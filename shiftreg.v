==> flow/design.v <==
module shiftreg (data_in, data_out,s_in, clk, ld, clr, sft);
  input s_in, clk, ld, clr, sft;
  input [15:0] data_in;
  output reg [15:0] data_out;
  always @ (posedge clk)
    begin
      if (clr) data_out <= 0;
      else if (ld) data_out <= data_in;
      else if (sft) data_out <= {s_in, data_out[15:0]};
    end
endmodule
==> From RTL to reports: shiftreg <==
Tool output for the design above, in the order of the flow.
Lines are those of the file above, counted from 1.
Operators carry their Yosys type and port widths (W data, S select, Z words).
Cell names lack the library's common part.
{ "setup": {"top_module": "shiftreg", "clock": "clk", "cell_library": "sky130hd", "corner": "tt_025C_1v80"} }

==> Word level <==
Yosys after proc, flatten, opt, wreduce and memory -nomap, before mapping. Enables and synchronous resets that opt folds into registers are not counted as muxes. Memory bits, and registers merged into a memory's read port (data or address), are not among the register bits. Print and check cells are not counted. Equal cells are merged and count once.
{ "word_totals": {"mem_bits_rw": 0, "n_memories": 0, "out_inout_bits": 16, "latchBits": 0, "romBits": 0, "regBits": 16, "clocked_rd_ports_x_width": 0, "input_bits": 21} }
{ "classes": {"mul": 0, "shifts": 0, "compare": 0, "n_logic": 0, "addsub": 0, "eq_ne": 0, "reduce_logical": 0, "mux": 0, "div_mod_pow": 0} }

==> Logic depth <==
Depth = most cells in a row (Yosys ltp): at word level without a register or memory, in the mapped netlist without a sequential cell, where the memories' decode and read muxes count.
{ "depth": {"depth_word": 0, "abc_area": 0, "mapped_depth": 4, "mapped_depth_nobuf": 2} }

==> After synthesis <==
The flow's flattened synthesis, as Yosys stat reports it; memories are mapped. The netlist is that of the ABC_AREA named above (0 if unset); the other value can give another one.
{ "types": {"columns": ["cell_type", "n", "type_area_um2"], "rows": [
  ["dfxtp_1", 16, 320.307],
  ["mux2i_1", 16, 160.154],
  ["nor2_1", 16, 60.058],
  ["buf_12", 1, 20.019],
  ["buf_6", 1, 11.261],
  ["buf_2", 1, 5.005],
  ["buf_1", 1, 3.754]
]} }
{ "mapped": {"yosys_area_um2": 580.6, "buf_cells": 4, "stdcells": 52, "seqArea_um2": 320.3, "ff_cells": 16} }

==> Worst setup path after synthesis <==
OpenSTA on the mapped netlist: ideal clock, no wires. The path of least setup slack (recovery checks aside). Input and output delay are each 20% of the period. Register names are those of the netlist, which keeps one name where synthesis merged equal registers.
{ "synth_path": {"path_type": "input port to flip-flop", "start": "in ld", "end": "reg data_out[10]", "path_stages": 4, "t_arrival_ns": 0.599, "required_time_ns": 0.554, "in_delay_ns": 0.134, "clock_period_ns": 0.671, "slack_ns": -0.046, "path_delay_ns": 0.582, "period_less_setup_slack_ns": 0.717} }
"path_delay_ns" = arrival - input delay + setup time.
"path_stages": output pins that drive a net of the path, with the launching flip-flop's if there is one; two outputs of one cell count as two.
"period_less_setup_slack_ns" = period - worst setup slack (recovery checks aside). The figure is calculated, with input and output delays left at 20% of the set period.
At most two assigning lines are given for a register; there are more.
{ "synth_between": {"path_cell_list": "buf_6 -> buf_12 -> mux2i_1 -> nor2_1"} }
{ "synth_rtl": {"columns": ["item", "line", "rtl"], "rows": [
  ["from (decl)", 2, "input s_in, clk, ld, clr, sft;"],
  ["to (assign)", 8, "else if (ld) data_out <= data_in;"],
  ["to (assign)", 9, "else if (sft) data_out <= {s_in, data_out[15:0]};"],
  ["to (decl)", 4, "output reg [15:0] data_out;"]
]} }
Chain of elaborated cells between the ends: none given.

==> Timing after layout <==
Path of least setup slack in the final report of run 1 (OpenROAD, finished layout, wires in). Where an end is a register, its clock arrival counts in the times.
{ "layout_path": {"path_type": "flip-flop to output port", "start": "reg data_out[6]", "end": "out data_out[6]", "output_delay_ns": 0.11, "t_arrival_ns": 0.69, "clock_period_ns": 0.539, "required_time_ns": 0.43, "path_stages": 2, "slack_ns": -0.25} }
At most two assigning lines are given for a register; there are more.
{ "layout_between": {"path_cell_list": "dfxtp_2 -> buf_6", "elab_chain_len": 0} }
{ "layout_rtl": {"columns": ["item", "line", "rtl"], "rows": [
  ["from (decl)", 4, "output reg [15:0] data_out;"],
  ["from (assign)", 8, "else if (ld) data_out <= data_in;"],
  ["from (assign)", 9, "else if (sft) data_out <= {s_in, data_out[15:0]};"],
  ["to (decl)", 4, null]
]} }

## Implementation results

Module shiftreg, platform sky130hd: 2 stored runs of the flow (Yosys, OpenROAD) with differing settings, in no particular order. Input and output delays are each 20% of the period that was set; the output load is 0.01 pF.
By "achieved clock period (ns)" is meant the clock period of the run minus its worst setup slack. This is arithmetic on one report: input and output delays are still those of the set period (20% each).
"worst setup path time (ns)" is the time allowed to the run's worst setup path (the clock period less input and output delay, where it has them) less its slack. Clock arrival times count: a late capture clock shortens it, a late launch clock lengthens it.
By "finish__power__total" is meant OpenSTA's value without simulated activity: inputs other than the clock are taken to toggle once in ten clock periods, and the tool carries that through the logic.

settings of run 1
{
  "period_ns": 0.539,
  "CORE_UTILIZATION": 16,
  "CORE_ASPECT_RATIO": 0.66,
  "CORE_MARGIN": 3,
  "GPL_TIMING_DRIVEN": 1,
  "GPL_ROUTABILITY_DRIVEN": 1,
  "CTS_CLUSTER_DIAMETER": 67,
  "CAP_MARGIN": 25,
  "SLEW_MARGIN": 35
}
report of run 1
yosys chip area after synthesis (um^2): 580.6
finish__design__die__area: 4402.8
finish__design__instance__utilization: 0.3375
finish__timing__setup__ws: -0.255
finish__timing__setup__tns: -5.252
finish__power__total: 2.770e-03
achieved clock period (ns): 0.794
worst setup path time (ns): 0.69
worst setup path kind: flip-flop to output port

settings of run 2
{
  "period_ns": 1.16,
  "CORE_UTILIZATION": 62,
  "PLACE_DENSITY_LB_ADDON": 0.08,
  "CELL_PAD_IN_SITES_GLOBAL_PLACEMENT": 2,
  "ABC_AREA": 1,
  "GPL_TIMING_DRIVEN": 0,
  "GPL_ROUTABILITY_DRIVEN": 1,
  "CTS_CLUSTER_DIAMETER": 300,
  "SLEW_MARGIN": 30,
  "CAP_MARGIN": 20,
  "CORE_MARGIN": 2
}
report of run 2: did not finish, place, FLW-0024
